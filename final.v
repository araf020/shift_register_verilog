==> flow/design.v <==
module bidir_shift_reg #(parameter MSB=8) (
  input d,
  input clk,
  input en,
  input dir,
  input circular,
  input rstn,
  input carry_in,
  output reg [MSB-1:0] out,
  output reg carry_out
);
  always @(posedge clk) begin
    if (!rstn) begin
      out <= 0;        
      carry_out <= 0;  
    end
    else begin
      if (en) begin
        if (circular) begin
          carry_out <= out[0];
          if (dir)
            out <= {out[MSB-2:0], out[MSB-1]};   
          else
            out <= {out[0], out[MSB-1:1]};       
        end
        else begin
          if (dir) begin              
            carry_out <= out[MSB-1];   
            out <= {out[MSB-2:0], d};  
          end
          else begin                  
            carry_out <= out[0];       
            out <= {d, out[MSB-1:1]};  
          end
        end
      end 
      else begin
        out <= out;              
        carry_out <= carry_in;   
      end
    end
  end
endmodule
; From RTL to reports: bidir_shift_reg
; Tool output for the design above, in the order of the flow.
; Line numbers count from 1 in the design file above.
; Cell names lack the library's common part.
; A cell with - has no value.
[inputs]
design = bidir_shift_reg
clk_port = clk
library = sky130hd
pvt_corner = tt_025C_1v80

; Elaborated design
; Source: Yosys, flattened and elaborated, memories not mapped. Widths are those after wreduce; folded enables and synchronous resets count as part of the registers. Registers that Yosys merges into a memory's read port (data or address) are not register bits. Print and check cells do not count. Equal cells are merged and count once.
[word_totals]
register_bits = 9
out_inout_bits = 9
input_bits = 7
elab_cells = 8
[classes]
n_mux = 6
[ops]
columns = op, count
row1 = 8-bit two-way mux, 3
row2 = 1-bit two-way mux, 3

; Depth
; Longest topological path by Yosys (ltp), each cell counted once; first at word level (registers and memories cut), then after technology mapping (sequential cells cut; the memories' decode and read muxes count).
[logic_depth]
depth_word = 3
abc_area = 1
ltp_mapped = 5
ltp_nobuf = 5

; After synthesis
; Source: synth_stat.txt of the flow (Yosys; design flattened, memories mapped). It holds for the ABC_AREA given above (unset counts as 0); a run with the other value may have another netlist.
[synth_totals]
n_buf = 4
flip_flops = 9
synth_area_um2 = 480.5
mapped_cells = 67
[by_type]
columns = cell, count
row1 = dfxtp_1, 9
row2 = nand2_1, 17
row3 = inv_1, 12
row4 = o211ai_1, 6
row5 = nand3_1, 8
row6 = buf_6, 3
row7 = a21oi_1, 3
row8 = o21ai_0, 3
row9 = nand2_2, 2
row10 = nand3_2, 1
row11 = a21oi_2, 1
row12 = or2_2, 1
row13 = buf_2, 1

; Path before layout
; Path of least setup slack by OpenSTA after synthesis, without wires, with an ideal clock, recovery checks aside; 20% of the period is set as input and as output delay. Where synthesis merged equal registers, the netlist keeps one of their names.
[synth_timing]
path_type = register to register
start = register out[1]
end = register out[0]
n_path_buf = 0
stages = 4
arrival_time_ns = 0.729
delay_ns = 0.848
path_slack_ns = -0.083
clock_period_ns = 0.766
launch_ns = 0.000
period_less_setup_slack_ns = 0.849
; "delay_ns" is the arrival time less input delay plus setup time.
; "stages" counts driving pins, that of a launching flip-flop among them; a cell with two outputs on the path counts twice.
; "period_less_setup_slack_ns" is the clock period less the worst setup slack; recovery checks do not enter. This is arithmetic on one report: input and output delays are still those of the set period (20% each).
; The rows between start and end are the longest chain of elaborated cells between them; the timing report does not say that the signal goes this way. Where chains are equally long, one stands for them.
; Each line given opens the expression or statement behind the cell; cells for indexed reads and writes are added by Yosys, which also makes memories of some case tables.
; A register here has more assigning lines than the two given.
[synth_via]
cell_sequence = dfxtp_1 -> or2_2 -> nand2_1 -> a21oi_1
elab_chain_len = 2
[synth_rtl]
columns = item, line
row1 = "start, declared", 9  ; output reg [MSB-1:0] out,
row2 = "start, assigned", 22  ; out <= {out[MSB-2:0], out[MSB-1]};
row3 = "start, assigned", 24  ; out <= {out[0], out[MSB-1:1]};
row4 = 8-bit two-way mux, 27  ; if (dir) begin
row5 = 8-bit two-way mux, 19  ; if (circular) begin
row6 = "end, assigned", 22
row7 = "end, assigned", 24
row8 = "end, declared", 9

; Below are 2 stored runs of the flow (Yosys, OpenROAD; platform sky130hd) on bidir_shift_reg, each with its settings, unordered. Constraints: input delay and output delay 20% of the set period each, output load 0.01 pF.

[job 1: settings]
period_ns = 0.655
CORE_UTILIZATION = 63
PLACE_DENSITY = 0.72
CELL_PAD_IN_SITES_GLOBAL_PLACEMENT = 1
CELL_PAD_IN_SITES_DETAIL_PLACEMENT = 2
TNS_END_PERCENT = 10
ABC_AREA = 1
GPL_TIMING_DRIVEN = 1
GPL_ROUTABILITY_DRIVEN = 0
CTS_CLUSTER_DIAMETER = 380
MAX_ROUTING_LAYER = met4
CAP_MARGIN = 20
CORE_MARGIN = 2
SLEW_MARGIN = 20
[job 1: results]
outcome = no results, floorplanning failed with PDN-0185

[job 2: settings]
period_ns = 0.62
CORE_UTILIZATION = 65
PLACE_DENSITY = 0.75
CELL_PAD_IN_SITES_GLOBAL_PLACEMENT = 2
CELL_PAD_IN_SITES_DETAIL_PLACEMENT = 1
GPL_ROUTABILITY_DRIVEN = 0
CTS_CLUSTER_SIZE = 76
CTS_CLUSTER_DIAMETER = 310
CAP_MARGIN = 0
SLEW_MARGIN = 35
CORE_MARGIN = 2
[job 2: results]
outcome = no results, floorplanning failed with PDN-0185
